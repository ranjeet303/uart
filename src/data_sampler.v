==> flow/design.v <==
 module data_sampler #(parameter PWIDTH =6)(clk, rst, prescale, edge_counter, data_sampling_en, rx_in, sampled_bit);
    input clk, rst;
    input [PWIDTH-1:0] prescale, edge_counter;
    input data_sampling_en;
    input rx_in;
    output reg sampled_bit;
    wire [PWIDTH-1:0]num_samples;
    reg [PWIDTH-1:0]counter, ones, zeros;
    assign num_samples = ( prescale >> 2 ) +1; 
    always@(posedge clk or negedge rst) begin
        if(!rst)
            counter <= 0;
        else if(data_sampling_en) begin
            if((edge_counter >= num_samples) && (counter != num_samples))
                counter <= counter +1;
             else
                counter <= 0;
            end
    end
    always @(posedge clk or negedge rst) begin
        if(!rst) begin
            ones        <= 0;
            zeros       <= 0;
            sampled_bit <= 0;
        end
        else if(data_sampling_en) begin
            if((edge_counter >= num_samples) && (counter != num_samples)) begin
                if(rx_in)
                    ones <= ones +1;
                else
                    zeros <= zeros +1;
            end
            else begin
                if(ones > zeros) begin
                    sampled_bit <= 1'b1;  
                    ones        <= 0;
                    zeros       <= 0;
                end
                else begin
                    sampled_bit <= 1'b0;  
                    ones        <= 0;
                    zeros       <= 0;
                end
            end
        end
    end
 endmodule
## Tool chain data of data_sampler

The steps from the RTL of data_sampler to its reports follow in flow order.
Line numbers count from 1 in the design file above.
Library cell names are shortened.
The mark -- stands for no value.

| set-up | value |
|---|---|
| top module | data_sampler |
| clock input | clk |
| cell library | sky130hd |
| corner | tt_025C_1v80 |

## Word level

Yosys after proc, flatten, opt, wreduce and memory -nomap, before mapping. Memory bits, and registers merged into a memory's read port (data or address), are not among the register bits. Print and check cells are not counted. Equal cells are merged and count once.

| cells by class | value |
|---|---|
| $add $sub $neg | 4 |
| $lt $le $gt $ge | 2 |
| eq/ne operators | 3 |
| mux-type cells | 6 |
| bitwise logic cells | 1 |
| reduce/logical cells | 4 |

Operator list:

| kind | count |
|---|---|
| 2-to-1 mux 6 bit | 5 |
| adder 6 x 1 -> 6 bit (second input constant) | 3 |
| AND reduction 2 bit | 3 |
| greater-or-equal comparator 6 x 5 -> 1 bit | 1 |
| inequality test 6 x 5 -> 1 bit | 1 |
| greater-than comparator 6 bit | 1 |
| adder 4 x 1 -> 5 bit (second input constant) | 1 |
| inequality test 2 bit (second input constant) | 2 |
| logical AND 1 bit | 1 |
| inverter 1 bit | 1 |
| 2-to-1 mux 1 bit | 1 |

| word-level totals | value |
|---|---|
| register bits | 19 |
| output and inout bits | 1 |
| word-level cells | 24 |

## Longest topological paths

Longest topological path by Yosys (ltp), each cell counted once; first at word level (registers and memories cut), then after technology mapping (sequential cells cut; the memories' decode and read muxes count).

| depth | value |
|---|---|
| depth after elaboration | 5 |
| ABC_AREA | 0 |
| mapped depth | 9 |
| mapped depth without buffers | 8 |

## Netlist

Source: synth_stat.txt of the flow (Yosys; design flattened, memories mapped). It holds for the ABC_AREA given above (unset counts as 0); a run with the other value may have another netlist.

Cell types:

| cell type | count |
|---|---|
| dfrtp_1 | 19 |
| ha_1 | 15 |
| o22ai_1 | 11 |
| inv_1 | 18 |
| a31oi_1 | 10 |
| nand2b_1 | 8 |
| xnor2_2 | 3 |
| nand2_1 | 10 |
| nand4_1 | 6 |
| nand3_1 | 7 |
| o2bb2ai_1 | 4 |
| xnor2_1 | 3 |
| buf_6 | 2 |
| a31oi_4 | 1 |
| nand4_4 | 1 |
| a211oi_4 | 1 |
| nand3_4 | 1 |
| xor2_1 | 2 |

Other cell types: 22; their cells: 28.

| synthesis totals | value |
|---|---|
| standard cells after synthesis | 150 |
| mapped area | 1458.9 um2 |
| sequential part of the area | 475.5 um2 |
| flip-flops | 19 |
| buffer cells | 5 |

## Worst setup path after synthesis

Path of least setup slack by OpenSTA after synthesis, without wires, with an ideal clock, recovery checks aside; 20% of the period is set as input and as output delay. Where synthesis merged equal registers, the netlist keeps one of their names.

| timing after synthesis | value |
|---|---|
| kind | input port to flip-flop |
| start | in prescale[2] |
| end | reg sampled_bit |
| period | 3200 ps |
| launch time at the first pin | 640 ps |
| data arrival time | 2282 ps |
| required time | 3072 ps |
| path slack | 791 ps |
| path delay | 1770 ps |
| driving pins on the path | 8 |
| path buffers | 0 |
| period reached after synthesis | 2409 ps |

"path delay" is the arrival time less input delay plus setup time.
"driving pins on the path" counts driving pins, that of a launching flip-flop among them; a cell with two outputs on the path counts twice.
"period reached after synthesis" = period - worst setup slack (recovery checks aside). The figure is calculated, with input and output delays left at 20% of the set period.
The rows between start and end are the longest chain of elaborated cells between them; the timing report does not say that the signal goes this way. Where chains are equally long, one stands for them.
Each line given opens the expression or statement behind the cell; cells for indexed reads and writes are added by Yosys, which also makes memories of some case tables.
A register here has more assigning lines than the two given.

| on the way, after synthesis | value |
|---|---|
| cell sequence | ha_1 xnor2_2 ha_1 a21o_1 a31oi_2 o21ai_2 a21oi_2 mux2_1 |
| length of the longest elaborated chain | 5 |

Ends and longest elaborated chain, after synthesis:

| what | RTL line | RTL |
|---|---|---|
| start: declaration | 3 | `input [PWIDTH-1:0] prescale, edge_counter;` |
| adder 4 x 1 -> 5 bit | 9 | `assign num_samples = ( prescale >> 2 ) +1;` |
| greater-or-equal comparator 6 x 5 -> 1 bit | 27 | `if((edge_counter >= num_samples) && (counter != num_samples)) begin` |
| logical AND 1 bit | 27 |  |
| inverter 1 bit | -- |  |
| AND reduction 2 bit | -- |  |
| end: assignment | 24 | `sampled_bit <= 0;` |
| end: assignment | 35 | `sampled_bit <= 1'b1;` |
| end: declaration | 6 | `output reg sampled_bit;` |

## Path in the finished layout

Path of least setup slack in the final report of flow run 2 (OpenROAD, finished layout, wires in). Where an end is a register, its clock arrival counts in the times.
The report prints the path's times to 10 ps; the period is as set.

| timing after layout | value |
|---|---|
| kind | input port to flip-flop |
| start | in prescale[3] |
| end | reg sampled_bit |
| period | 2390 ps |
| launch time at the first pin | 480 ps |
| data arrival time | 2430 ps |
| required time | 2530 ps |
| path slack | 100 ps |
| driving pins on the path | 10 |
| path buffers | 2 |

The rows between start and end are the longest chain of elaborated cells between them; the timing report does not say that the signal goes this way. Where chains are equally long, one stands for them.
A register here has more assigning lines than the two given.

| on the way, after layout | value |
|---|---|
| cell sequence | dlygate4sd2_1 ha_2 xnor2_2 ha_1 a21o_1 a31oi_2 o21ai_4 buf_12 a21oi_4 mux2_1 |
| length of the longest elaborated chain | 5 |

Ends and longest elaborated chain, after layout:

| what | RTL line | RTL |
|---|---|---|
| start: declaration | 3 | `input [PWIDTH-1:0] prescale, edge_counter;` |
| adder 4 x 1 -> 5 bit | 9 | `assign num_samples = ( prescale >> 2 ) +1;` |
| greater-or-equal comparator 6 x 5 -> 1 bit | 27 | `if((edge_counter >= num_samples) && (counter != num_samples)) begin` |
| logical AND 1 bit | 27 |  |
| inverter 1 bit | -- |  |
| AND reduction 2 bit | -- |  |
| end: assignment | 24 | `sampled_bit <= 0;` |
| end: assignment | 35 | `sampled_bit <= 1'b1;` |
| end: declaration | 6 | `output reg sampled_bit;` |

Ticket comment

Flow measurements of data_sampler on sky130hd: 2 stored runs with different settings, listed in no order. Input and output delays are each 20% of the period that was set; the output load is 0.01 pF.
"achieved period": clock period set for the run, less the worst setup slack. It is reckoned from that one timing run; input and output delays stay at 20% of the period that was set.
"allowed time less slack (worst setup path)" means the part of the period allowed to the worst setup path (the constraints hold back 20% at inputs and 20% at outputs) less its slack; where the path has registers, the arrival times of their clocks count too.
"total power of the final layout" rests on the timing tool's default activity at the inputs, not on a simulated workload.
"allowed time less slack (worst setup path)" is given in steps of 10 ps.
Settings: -- = not set for that run.
Among the results, -- means that no value is shown for the run.

| run | period_ns | CORE_UTILIZATION | SETUP_SLACK_MARGIN | PLACE_DENSITY | CELL_PAD_IN_SITES_GLOBAL_PLACEMENT | ABC_AREA | CAP_MARGIN | CORE_MARGIN | SLEW_MARGIN | allowed time less slack (worst setup path) (ps) | kind of the worst setup path | lowest setup slack (ps) | total power of the final layout (µW) | summed negative setup slack (ps) | full die area (um2) | chip area in the Yosys report (um2) | achieved period (ps) | post-route utilization (%) | worst hold slack in the final report (ps) | std-cell area (final layout) (um2) |
|---|---|---|---|---|---|---|---|---|---|---|---|---|---|---|---|---|---|---|---|---|
| flow run 1 | 1.85 | 62 | 0.43 | 0.82 | 3 | 1 | 20 | 2 | 20 | -- | -- | -- | -- | -- | -- | -- | -- | -- | -- | -- |
| flow run 2 | 2.39 | 21 | -- | -- | -- | -- | 20 | 2 | 20 | 1810 | input port to flip-flop | 100 | 1347 | 0 | 7630.0 | 1458.9 | 2290 | 28.3 | 520 | 1910.6 |

Flow run 1: incomplete, placement halted on GPL-0301
