==> flow/design.v <==
`timescale 1ns/1ps
module BIT_COUNTER(
    input clk,
    input rst,
    input bit_enb,
    output RX_CMP
);
reg [3:0] count_value;
reg rx_cmp_reg;
always@(posedge clk or posedge rst)
begin
    if(rst)
        count_value <= 0;
    else if(bit_enb)
        count_value <= count_value + 1;
end
always@(posedge clk or posedge rst)
begin
    if(rst)
        rx_cmp_reg <= 0;
    else
        rx_cmp_reg <= (count_value == 4'd9);
end
assign RX_CMP = rx_cmp_reg;
endmodule
module RX_CONTROLLER(
    input clk,
    input rst,
    input serial_in,
    input RX_CMP,
    input SAMPLING_DONE,
    output reg shift_en,
    output reg ld_data,
    output reg count_enb,
    output reg RX_DONE
);
reg [2:0] ps, ns;
parameter idle  = 3'b000;
parameter check_bit_count = 3'b001;
parameter wait_for_sample = 3'b010;
parameter shift_data = 3'b011;
parameter check_stop_bit = 3'b101;
parameter load_data = 3'b110;
always @(posedge clk or posedge rst) begin
    if (rst) begin
        ps <= idle;
    end
    else begin
        ps <= ns;
    end
end
always @(*) begin
    case (ps)
    idle: ns = serial_in ? idle : check_bit_count ;
    check_bit_count: ns = RX_CMP ? check_stop_bit : wait_for_sample ;
    wait_for_sample: ns = SAMPLING_DONE ? shift_data : wait_for_sample ;
    shift_data: ns = check_bit_count;
    check_stop_bit: ns = load_data;
    load_data: ns = idle;
    default: ns = idle;
    endcase
end
always @(*) begin
    case (ps)
    idle: begin
        shift_en = 0;
        ld_data = 0;
        count_enb = 0;
        RX_DONE = 0;
    end
    check_bit_count: begin
        shift_en = 0;
        ld_data = 0;
        count_enb = 0;
        RX_DONE = 0;
    end
    wait_for_sample: begin
        shift_en = 0;
        ld_data = 0;
        count_enb = 1;
        RX_DONE = 0;
    end
    shift_data: begin
        shift_en = 1;
        ld_data = 0;
        count_enb = 0;
        RX_DONE = 0;
    end
    check_stop_bit: begin
        shift_en = 0;
        ld_data = 0;
        count_enb = 0;
        RX_DONE = 0;
    end
    load_data: begin
        shift_en = 0;
        ld_data = 1;
        count_enb = 0;
        RX_DONE = 1;
    end
    default: begin
        shift_en = 0;
        ld_data = 0;
        count_enb = 0;
        RX_DONE = 0;
    end
    endcase
end
endmodule
`timescale 1ns/1ps
module RX_DATAPATH #(
    parameter DATAWIDTH = 8
)(
    input wire clk,
    input wire rst,
    input wire serial_in,
    input wire shift_en,
    input wire bit_enb,
    input wire ld_data,
    input wire count_enb, 
    output wire [DATAWIDTH-1:0] RX_DATA,
    output wire RX_CMP,
    output wire SAMPLING_DONE
);
    wire [DATAWIDTH-1:0] parallel_out;
    SIPO_REG #(.DATA_WIDTH(DATAWIDTH)) sipo_inst (
        .clk(clk),
        .reset(rst),
        .serial_in(serial_in),
        .shift_en(shift_en),
        .parallel_out(parallel_out)
    );
    BIT_COUNTER bit_counter_inst (
        .clk(clk),
        .rst(rst),
        .bit_enb(bit_enb),
        .RX_CMP(RX_CMP)
    );
    sample_counter sample_counter_inst (
        .clk(clk),
        .reset(rst),
        .count_enb(count_enb),  
        .SAMPLING_DONE(SAMPLING_DONE)
    );
    Reg_out #(.DATA_WIDTH(DATAWIDTH)) reg_out_inst (
        .clk(clk),
        .rst(rst),
        .Parallel_in(parallel_out),
        .ld_data(ld_data),
        .RX_DATA(RX_DATA)
    );
endmodule
`timescale 1ns/1ps
module RX_TOPMODULE #(
    parameter DATAWIDTH = 8
)(
    input wire clk,
    input wire rst,
    input wire serial_in,
    input bit_enb,
    output wire [DATAWIDTH-1:0] RX_DATA,
    output wire RX_DONE
);
    wire shift_en, count_enb, ld_data, RX_CMP, SAMPLING_DONE;
    RX_CONTROLLER rx_ctrl (
        .clk(clk),
        .rst(rst),
        .RX_CMP(RX_CMP),
        .SAMPLING_DONE(SAMPLING_DONE),
        .shift_en(shift_en),
        .count_enb(count_enb),
        .ld_data(ld_data),
        .RX_DONE(RX_DONE)
    );
    RX_DATAPATH #(.DATAWIDTH(DATAWIDTH)) RX_dp (
        .clk(clk),
        .rst(rst),
        .serial_in(serial_in),
        .shift_en(shift_en),
        .bit_enb(bit_enb),  
        .ld_data(ld_data),
        .count_enb(count_enb),
        .RX_DATA(RX_DATA),
        .RX_CMP(RX_CMP),
        .SAMPLING_DONE(SAMPLING_DONE)
    );
endmodule
module sample_counter(
    input clk,
    input reset,
    input count_enb,  
    output SAMPLING_DONE
);
    reg temp_sampling;
    reg [3:0] count;
    always @(posedge clk or posedge reset) begin
        if (reset) begin
            count <= 4'b0;
            temp_sampling <= 1'b0;
        end else if (count_enb) begin  
            if (count == 4'd15) begin
                temp_sampling <= 1'b1;
            end else begin
                count <= count + 1;
                temp_sampling <= 1'b0;
            end
        end
    end
    assign SAMPLING_DONE = temp_sampling;
endmodule
module SIPO_REG #(
    parameter DATA_WIDTH = 8
)(
    input wire clk,
    input wire reset,
    input wire serial_in,
    input wire shift_en,
    output reg [DATA_WIDTH-1:0] parallel_out
);
    reg [DATA_WIDTH-1:0] shift_reg;
    always @(posedge clk or posedge reset) begin
        if (reset) begin
            shift_reg <= {DATA_WIDTH{1'b0}};
            parallel_out <= {DATA_WIDTH{1'b0}};
        end else if (shift_en) begin
            shift_reg <= {shift_reg[DATA_WIDTH-2:0], serial_in};
            parallel_out <= shift_reg;
        end
    end
endmodule
`timescale 1ns/1ps
module Reg_out #(DATA_WIDTH = 8)(
    input clk, 
    input rst,
    input [DATA_WIDTH-1:0] Parallel_in,
    input ld_data,
    output [DATA_WIDTH-1:0] RX_DATA
    );
reg [DATA_WIDTH-1:0]temp_out;
always @(posedge clk or posedge rst) begin
    if (rst) begin
        temp_out <= 1'd0;  
    end else if (ld_data) begin
        temp_out <= Parallel_in;
    end
end
assign RX_DATA = temp_out;
endmodule
# [Tool chain data of RX_TOPMODULE]
# The steps from the RTL of RX_TOPMODULE to its reports follow in flow order.
# Line numbers count from 1 in the design file above.
# Cell names lack the library's common part.
# Not given: n/a
[setup] design="RX_TOPMODULE" clk_port="clk" lib="sky130hd" corner="tt_025C_1v80"

# [After elaboration]
# Counts by Yosys on the flattened word-level netlist (proc, flatten, opt, wreduce; memories kept). Register bits leave out memories and registers merged into their read ports (data or address); mux counts leave out enables and synchronous resets folded into registers. Print and check cells are left out. Cells with the same type and inputs are merged into one.
[bits] ff_bits=37 latch_bits=0 ramBits=0 romBits=0 clocked_rd_ports_x_width=0 n_memories=0 output_inout_bits=9 wordCells=28
[op_classes] n_addsub=2 multipliers=0 div=0 n_cmp=0 n_eq=7 shift=0 muxes=8 logic=1 n_reduce_logical=2
[ops] cell="parallel mux 3 bit (select 5 bit)" count=1
[ops] cell="adder 4 x 1 -> 4 bit with constant B" count=2
[ops] cell="== test 4 bit with constant B" count=2
[ops] cell="== test 3 x 2 -> 1 bit with constant B" count=2
[ops] cell="== test 3 bit with constant B" count=2
[ops] cell="2-to-1 mux 1 bit" count=6
[ops] cell="== test 3 x 1 -> 1 bit with constant B" count=1
[ops] cell="zero test 3 bit" count=1
[ops] cell="2-to-1 mux 3 bit" count=1
[ops] cell="AND reduction 2 bit" count=1
[ops] cell="inverter 1 bit" count=1

# [Depth]
# Depth = most cells in a row (Yosys ltp): at word level without a register or memory, in the mapped netlist without a sequential cell, where the memories' decode and read muxes count.
[logic_depth] word_depth=3 abc_area=0 depth_mapped=4 mapped_depth_nobuf=4

# [Netlist]
# The flow's flattened synthesis, as Yosys stat reports it; memories are mapped. The netlist is that of the ABC_AREA named above (0 if unset); the other value can give another one.
[mapped] mapped_cells=87 area_um2=1252.5 flip_flops=32 buf_cells=3
[by_type] type="dfrtp_1" count=32 type_area_um2=800.768
[by_type] type="mux2_2" count=18 type_area_um2=202.694
[by_type] type="ha_1" count=3 type_area_um2=37.536
[by_type] type="nand2b_1" count=4 type_area_um2=25.024
[by_type] type="nand4_1" count=3 type_area_um2=18.768
[by_type] type="xnor2_1" count=2 type_area_um2=17.517
[by_type] type="inv_1" count=4 type_area_um2=15.014
[by_type] type="mux2_4" count=1 type_area_um2=15.014
[by_type] type="o211ai_1" count=2 type_area_um2=15.014
[by_type] type="and2_1" count=2 type_area_um2=12.512
[by_type] type="nand4_2" count=1 type_area_um2=12.512
[by_type] type="nand2_1" count=3 type_area_um2=11.261
[by_type] type="a21oi_1" count=2 type_area_um2=10.01
[by_type] type="buf_2" count=2 type_area_um2=10.01
[by_type] type="xor2_1" count=1 type_area_um2=8.758
[by_type] type="buf_4" count=1 type_area_um2=7.507
[by_type] type="nor2_1" count=2 type_area_um2=7.507
[by_type] type="a31oi_1" count=1 type_area_um2=6.256
# Other cell types: 3; their cells: 3.
# By module: a second synthesis without flattening, with its own total; a netlist apart from the flattened one above.
[unflattened] hier_cells=101 hier_area_um2=1448.9
# Each row is one instance without its submodules.
[by_module] module="SIPO_REG (DATA_WIDTH=8)" n_inst=1 n_cells=27 mod_area_um2=427.9 seq_area_um2=225.2
[by_module] module="Reg_out (DATA_WIDTH=8)" n_inst=1 n_cells=18 mod_area_um2=335.3 seq_area_um2=200.2
[by_module] module="sample_counter" n_inst=1 n_cells=23 mod_area_um2=252.7 seq_area_um2=125.1
[by_module] module="BIT_COUNTER" n_inst=1 n_cells=17 mod_area_um2=217.7 seq_area_um2=125.1
[by_module] module="RX_CONTROLLER" n_inst=1 n_cells=16 mod_area_um2=215.2 seq_area_um2=151.4
[by_module] module="RX_DATAPATH (DATAWIDTH=8)" n_inst=1 n_cells=0 mod_area_um2=0.0 seq_area_um2=0.0
[by_module] module="RX_TOPMODULE" n_inst=1 n_cells=0 mod_area_um2=0.0 seq_area_um2=0.0

# [Timing after synthesis]
# Path of least setup slack by OpenSTA after synthesis, without wires, with an ideal clock, recovery checks aside; 20% of the period is set as input and as output delay. Where synthesis merged equal registers, the netlist keeps one of their names.
[synth_path] path_kind="register to register" startpoint="register RX_dp.sample_counter_inst.count[0]" endpoint="register RX_dp.sample_counter_inst.temp_sampling" clock_period_ns=1.87 t_first_pin_ns=0.000 arrival_ns=1.088 slack_ns=0.657 path_delay_ns=1.213 driving_pins=4 synth_period_reached_ns=1.213
# "path_delay_ns" is the arrival time less input delay plus setup time.
# "driving_pins" counts driving pins, that of a launching flip-flop among them; a cell with two outputs on the path counts twice.
# "synth_period_reached_ns" = period - worst setup slack (recovery checks aside). The figure is calculated, with input and output delays left at 20% of the set period.
# The rows between start and end are the longest chain of elaborated cells between them; the timing report does not say that the signal goes this way. Where chains are equally long, one stands for them.
# A line is the first line of the expression or statement that the cell stems from. Yosys adds cells for indexed reads and writes and turns some case tables into memories.
# A register here has more assigning lines than the two given.
[synth_via] path_cell_list="dfrtp_1 -> ha_1 -> and3_1 -> mux2_2" elab_chain_cells=2 cone_cells=2 classes_between="1 x eq/ne; 1 x mux"
[synth_rtl] item="from (decl)" line=195 rtl="reg [3:0] count;"
[synth_rtl] item="from (assign)" line=198 rtl="count <= 4'b0;"
[synth_rtl] item="from (assign)" line=204 rtl="count <= count + 1;"
[synth_rtl] item="== test 4 bit" line=201 rtl="if (count == 4'd15) begin"
[synth_rtl] item="2-to-1 mux 1 bit" line=201
[synth_rtl] item="to (assign)" line=199 rtl="temp_sampling <= 1'b0;"
[synth_rtl] item="to (assign)" line=202 rtl="temp_sampling <= 1'b1;"
[synth_rtl] item="to (decl)" line=194 rtl="reg temp_sampling;"

# [Timing after layout]
# From the final timing report of run 1: the path of least setup slack in the routed layout; clock arrival at registers is part of the times.
[layout_path] path_kind="register to register" startpoint="register RX_dp.sample_counter_inst.count[1]" endpoint="register RX_dp.sample_counter_inst.temp_sampling" clock_period_ns=1.44 t_first_pin_ns=0.33 arrival_ns=1.44 slack_ns=0.22 driving_pins=4
# The rows between start and end are the longest chain of elaborated cells between them; the timing report does not say that the signal goes this way. Where chains are equally long, one stands for them.
# A register here has more assigning lines than the two given.
[layout_via] path_cell_list="dfrtp_1 -> ha_2 -> and3_1 -> mux2_2" elab_chain_cells=2 cone_cells=2 classes_between="1 x eq/ne; 1 x mux"
[layout_rtl] item="from (decl)" line=195 rtl="reg [3:0] count;"
[layout_rtl] item="from (assign)" line=198 rtl="count <= 4'b0;"
[layout_rtl] item="from (assign)" line=204 rtl="count <= count + 1;"
[layout_rtl] item="== test 4 bit" line=201 rtl="if (count == 4'd15) begin"
[layout_rtl] item="2-to-1 mux 1 bit" line=201
[layout_rtl] item="to (assign)" line=199 rtl="temp_sampling <= 1'b0;"
[layout_rtl] item="to (assign)" line=202 rtl="temp_sampling <= 1'b1;"
[layout_rtl] item="to (decl)" line=194 rtl="reg temp_sampling;"

FLOW RESULTS
============

2 stored runs of RX_TOPMODULE in the flow (synthesis by Yosys, layout by OpenROAD, sky130hd cells), in arbitrary order. Constraints: input delay and output delay 20% of the set period each, output load 0.01 pF.
"achieved clock period" = clock period - worst setup slack. The figure is calculated, with input and output delays left at 20% of the set period.
"worst setup path time" = time allowed to the worst setup path (clock period - input delay - output delay, where it has them) - its slack; a late launch clock adds to it, a late capture clock takes from it.
By "power" is meant OpenSTA's value without simulated activity: inputs other than the clock are taken to toggle once in ten clock periods, and the tool carries that through the logic.
[run 1] settings: period_ns=1.44, SETUP_SLACK_MARGIN=0.18, CAP_MARGIN=20, CORE_MARGIN=2, CORE_UTILIZATION=40, SLEW_MARGIN=20
[run 1] result: chip area after synthesis (Yosys) 1252.5 sq um, die area 3594.6 sq um, standard-cell area of the final layout 1465.2 sq um, utilization 48.8 %, worst setup slack after layout 0.215 ns, total negative slack 0.000 ns, power 0.001813 W, achieved clock period 1.225 ns, worst setup path time 1.22 ns, worst setup path kind register to register
[run 2] settings: period_ns=1.91, CORE_UTILIZATION=60, SETUP_SLACK_MARGIN=-0.12, CORE_ASPECT_RATIO=0.98, CELL_PAD_IN_SITES_GLOBAL_PLACEMENT=1, GPL_TIMING_DRIVEN=1, MAX_ROUTING_LAYER=met4, CAP_MARGIN=20, CORE_MARGIN=2, SLEW_MARGIN=20
[run 2] result: chip area after synthesis (Yosys) 1252.5 sq um, die area 2468.9 sq um, standard-cell area of the final layout 1465.2 sq um, utilization 73.9 %, worst setup slack after layout 0.325 ns, total negative slack 0.000 ns, power 0.001265 W, achieved clock period 1.585 ns, worst setup path time 1.20 ns, worst setup path kind register to output
