==> flow/design.v <==
 module edge_counter #(parameter PWIDTH = 6)(clk, rst, enable, prescale, bit_counter, edge_counter);
    input clk, rst, enable;
    input [PWIDTH-1:0]prescale;
    output reg [PWIDTH-2:0] bit_counter;
    output reg [PWIDTH-1:0] edge_counter;
    wire edge_counter_done;
    assign edge_counter_done = (edge_counter == prescale-1)? 1'b1:1'b0;
    always @(posedge clk, negedge rst) begin
        if(!rst) begin
            edge_counter <= 0;
        end
        else if(enable) begin
            if(!edge_counter_done)
                edge_counter <= edge_counter +1;
            else
                edge_counter <= 0;
        end
        else
            edge_counter <= 0;    
    end
    always @(posedge clk, negedge rst) begin
        if(!rst) begin
            bit_counter <= 0;
        end
        else if(enable) begin
            if(edge_counter_done)
                bit_counter <= bit_counter +1;
            else
                bit_counter <= bit_counter;
        end
        else
            bit_counter <= 0;
    end
 endmodule
# Reports on edge_counter
# Tool output for the design above, in the order of the flow.
# Lines are those of the file above, counted from 1.
# Operators carry their Yosys type and port widths (W data, S select, Z words).
# Not given: n/a
[inputs]
top_module = "edge_counter"
clock = "clk"
library = "sky130hd"
lib_corner = "tt_025C_1v80"

# Elaborated design
# Counts by Yosys on the flattened word-level netlist (proc, flatten, opt, wreduce; memories kept). Register bits leave out memories and registers merged into their read ports (data or address). Print and check cells are left out. Cells with the same type and inputs are merged into one.
[bits]
word_cells = 12
out_inout_bits = 11
register_bits = 11
inputBits = 9
[classes]
n_eq = 2
mux = 5
add_sub_neg = 3
[ops]
columns = ["operator", "n"]
rows = [
  ["$eq A6 B32 Y1", 1],
  ["$mux W6", 2],
  ["$mux W5", 2],
  ["$sub A6 B1 Y7 const B", 1],
  ["$add A6 B1 Y6 const B", 1],
  ["$add A5 B1 Y5 const B", 1],
  ["$ne A2 B1 Y1 const B", 1],
  ["$mux W1", 1],
]

# Depth
# Yosys ltp: most cells in a row. Word level: on the elaborated netlist, between registers, memories and ports. Mapped: between sequential cells and ports; inverters and the memories' decode and read muxes count.
[depth]
ltp_word = 5
ABC_AREA = 0
ltp_mapped = 7
depth_no_buf = 7

# After synthesis
# The flow's flattened synthesis, as Yosys stat reports it; memories are mapped. The netlist is that of the ABC_AREA named above (0 if unset); the other value can give another one.
[types]
columns = ["cell", "n", "area_total_um2"]
rows = [
  ["sky130_fd_sc_hd__dfrtp_1", 11, 275.264],
  ["sky130_fd_sc_hd__xnor2_1", 6, 52.55],
  ["sky130_fd_sc_hd__xor2_1", 5, 43.792],
  ["sky130_fd_sc_hd__mux2i_1", 4, 40.038],
  ["sky130_fd_sc_hd__ha_1", 3, 37.536],
  ["sky130_fd_sc_hd__nor2_1", 9, 33.782],
  ["sky130_fd_sc_hd__nand2_1", 6, 22.522],
  ["sky130_fd_sc_hd__xnor3_1", 1, 22.522],
  ["sky130_fd_sc_hd__nand3_1", 4, 20.019],
  ["sky130_fd_sc_hd__nand2b_1", 3, 18.768],
  ["sky130_fd_sc_hd__inv_1", 4, 15.014],
  ["sky130_fd_sc_hd__nor3_2", 1, 10.01],
  ["sky130_fd_sc_hd__a211o_1", 1, 8.758],
  ["sky130_fd_sc_hd__o2111ai_1", 1, 8.758],
  ["sky130_fd_sc_hd__o311ai_0", 1, 8.758],
  ["sky130_fd_sc_hd__o41ai_1", 1, 8.758],
  ["sky130_fd_sc_hd__a21boi_1", 1, 7.507],
  ["sky130_fd_sc_hd__nor3b_1", 1, 7.507],
]
# Other cell types: 6; their cells: 6.
[mapped]
stdcells = 69
buffers = 1
flip_flops = 11
area_um2 = 678.2
seqArea_um2 = 275.3

# Timing after synthesis
# Path of least setup slack by OpenSTA after synthesis, without wires, with an ideal clock, recovery checks aside; 20% of the period is set as input and as output delay. Where synthesis merged equal registers, the netlist keeps one of their names.
[synth_timing]
kind = "input to register"
startpoint = "input port prescale[0]"
endpoint = "register bit_counter[4]"
clock_period_ns = 1.96
arrival_time_ns = 1.841
delay_ns = 1.527
input_delay_ns = 0.392
driving_pins = 7
setup_slack_ns = 0.041
setup_time_ns = 0.078
t_required_ns = 1.882
synth_period_reached_ns = 1.919
# "delay_ns" = arrival - input delay + setup time.
# "driving_pins": output pins that drive a net of the path, with the launching flip-flop's if there is one; two outputs of one cell count as two.
# "synth_period_reached_ns" = period - worst setup slack (recovery checks aside). The figure is calculated, with input and output delays left at 20% of the set period.
# Between the ends stands the longest chain of elaborated cells between them, by number of cells; it is not shown to be the way that was timed. Of several equally long chains one is given.
# Each line given opens the expression or statement behind the cell; cells for indexed reads and writes are added by Yosys, which also makes memories of some case tables.
# A register here has more assigning lines than the two given.
[synth_via]
path_cell_list = "sky130_fd_sc_hd__inv_1 -> sky130_fd_sc_hd__ha_1 -> sky130_fd_sc_hd__nor3b_1 -> sky130_fd_sc_hd__o2111ai_1 -> sky130_fd_sc_hd__a211o_1 -> sky130_fd_sc_hd__or4_1 -> sky130_fd_sc_hd__a21boi_1"
elab_chain_len = 5
[synth_rtl]
columns = ["element", "line", "rtl"]
rows = [
  ["start: declaration", 3, "input [PWIDTH-1:0]prescale;"],
  ["$sub A6 B1 Y7", 7, "assign edge_counter_done = (edge_counter == prescale-1)? 1'b1:1'b0;"],
  ["$eq A6 B32 Y1", 7, ""],
  ["$mux W1", 7, ""],
  ["$mux W5", 26, "if(edge_counter_done)"],
  ["$mux W5", 25, "else if(enable) begin"],
  ["end: assignment", 27, "bit_counter <= bit_counter +1;"],
  ["end: assignment", 29, "bit_counter <= bit_counter;"],
  ["end: declaration", 4, "output reg [PWIDTH-2:0] bit_counter;"],
]

# Timing after layout
# Path of least setup slack in the final report of stored run 1 (OpenROAD, finished layout, wires in). Where an end is a register, its clock arrival counts in the times.
[layout_timing]
kind = "input to register"
startpoint = "input port prescale[0]"
endpoint = "register bit_counter[4]"
t_required_ns = 2.27
arrival_time_ns = 2.18
setup_slack_ns = 0.09
input_delay_ns = 0.41
clock_period_ns = 2.06
driving_pins = 8
setup_time_ns = 0.07
# Between the ends stands the longest chain of elaborated cells between them, by number of cells; it is not shown to be the way that was timed. Of several equally long chains one is given.
# A register here has more assigning lines than the two given.
[layout_via]
path_cell_list = "sky130_fd_sc_hd__dlygate4sd2_1 -> sky130_fd_sc_hd__inv_1 -> sky130_fd_sc_hd__ha_1 -> sky130_fd_sc_hd__xor2_1 -> sky130_fd_sc_hd__o2111ai_1 -> sky130_fd_sc_hd__a211o_1 -> sky130_fd_sc_hd__or4_1 -> sky130_fd_sc_hd__a21boi_1"
elab_chain_len = 5
[layout_rtl]
columns = ["element", "line", "rtl"]
rows = [
  ["start: declaration", 3, "input [PWIDTH-1:0]prescale;"],
  ["$sub A6 B1 Y7", 7, "assign edge_counter_done = (edge_counter == prescale-1)? 1'b1:1'b0;"],
  ["$eq A6 B32 Y1", 7, ""],
  ["$mux W1", 7, ""],
  ["$mux W5", 26, "if(edge_counter_done)"],
  ["$mux W5", 25, "else if(enable) begin"],
  ["end: assignment", 27, "bit_counter <= bit_counter +1;"],
  ["end: assignment", 29, "bit_counter <= bit_counter;"],
  ["end: declaration", 4, "output reg [PWIDTH-2:0] bit_counter;"],
]

Memo
Re: implementation data of edge_counter

Stored flow runs of edge_counter (2 of them; Yosys, OpenROAD, sky130hd). They differ in their settings and are not a sequence. Constraints: input delay and output delay 20% of the set period each, output load 0.01 pF.
"timing.achieved_period_ns" is the run's clock period less its worst setup slack. It is reckoned from that one timing run; input and output delays stay at 20% of the period that was set.
"worst_setup_path_time_ns" means the part of the period allowed to the worst setup path (the constraints hold back 20% at inputs and 20% at outputs) less its slack; where the path has registers, the arrival times of their clocks count too.
"power_total_w" is the tool's figure for a default switching activity; nothing was simulated.

# stored run 1
==> flow/run.sh <==
#!/bin/bash
# the make line also repeats the synthesis and layout settings of config.mk as NAME=value (left out here)
make -C /OpenROAD-flow-scripts/flow DESIGN_CONFIG=/design/flow/config.mk WORK_HOME=/design/flow/orfs CLKGATE_MAP_FILE= finish
==> flow/config.mk <==
export PLATFORM = sky130hd
export DESIGN_NAME = edge_counter
export DESIGN_NICKNAME = edge_counter
export VERILOG_FILES = /design/flow/design.v
export SDC_FILE = /design/flow/constraint.sdc
export NUM_CORES = 4
export LEC_CHECK = 0
export CAP_MARGIN = 20
export CORE_MARGIN = 2
export CORE_UTILIZATION = 60
export SLEW_MARGIN = 20
==> flow/constraint.sdc <==
create_clock -name core_clock -period 2.06 [get_ports {clk}]
set_input_delay 0.4120 -clock core_clock [delete_from_list [all_inputs] [get_ports {clk}]]
set_output_delay 0.4120 -clock core_clock [all_outputs]
set_load 0.01 [all_outputs]

==> stored run 1: results <==
yosys.chip_area_um2=678.2
finish.utilization_pct=90.9
cell_area_final_um2=982.2
final_die_area_um2=1415.3
setup_tns_ns=0.000
timing.achieved_period_ns=1.969
worst_setup_path_time_ns=1.56
worst_path_kind="input to register"
power_total_w=0.0004866
ws_setup_ns=0.091

# stored run 2
==> flow/run.sh <==
#!/bin/bash
# the make line also repeats the synthesis and layout settings of config.mk as NAME=value (left out here)
make -C /OpenROAD-flow-scripts/flow DESIGN_CONFIG=/design/flow/config.mk WORK_HOME=/design/flow/orfs CLKGATE_MAP_FILE= finish
==> flow/config.mk <==
export PLATFORM = sky130hd
export DESIGN_NAME = edge_counter
export DESIGN_NICKNAME = edge_counter
export VERILOG_FILES = /design/flow/design.v
export SDC_FILE = /design/flow/constraint.sdc
export NUM_CORES = 4
export LEC_CHECK = 0
export CAP_MARGIN = 20
export CELL_PAD_IN_SITES_DETAIL_PLACEMENT = 2
export CORE_ASPECT_RATIO = 1.94
export CORE_MARGIN = 10
export CORE_UTILIZATION = 67
export CTS_CLUSTER_DIAMETER = 106
export CTS_CLUSTER_SIZE = 97
export GPL_ROUTABILITY_DRIVEN = 0
export GPL_TIMING_DRIVEN = 0
export HOLD_SLACK_MARGIN = 0.04
export MAX_ROUTING_LAYER = met5
export PLACE_DENSITY_LB_ADDON = 0.0
export SETUP_SLACK_MARGIN = -0.06
export SLEW_MARGIN = 20
export TNS_END_PERCENT = 30
==> flow/constraint.sdc <==
create_clock -name core_clock -period 1.35 [get_ports {clk}]
set_input_delay 0.2700 -clock core_clock [delete_from_list [all_inputs] [get_ports {clk}]]
set_output_delay 0.2700 -clock core_clock [all_outputs]
set_load 0.01 [all_outputs]

==> stored run 2: results <==
outcome="no results, floorplanning failed with PDN-0185"
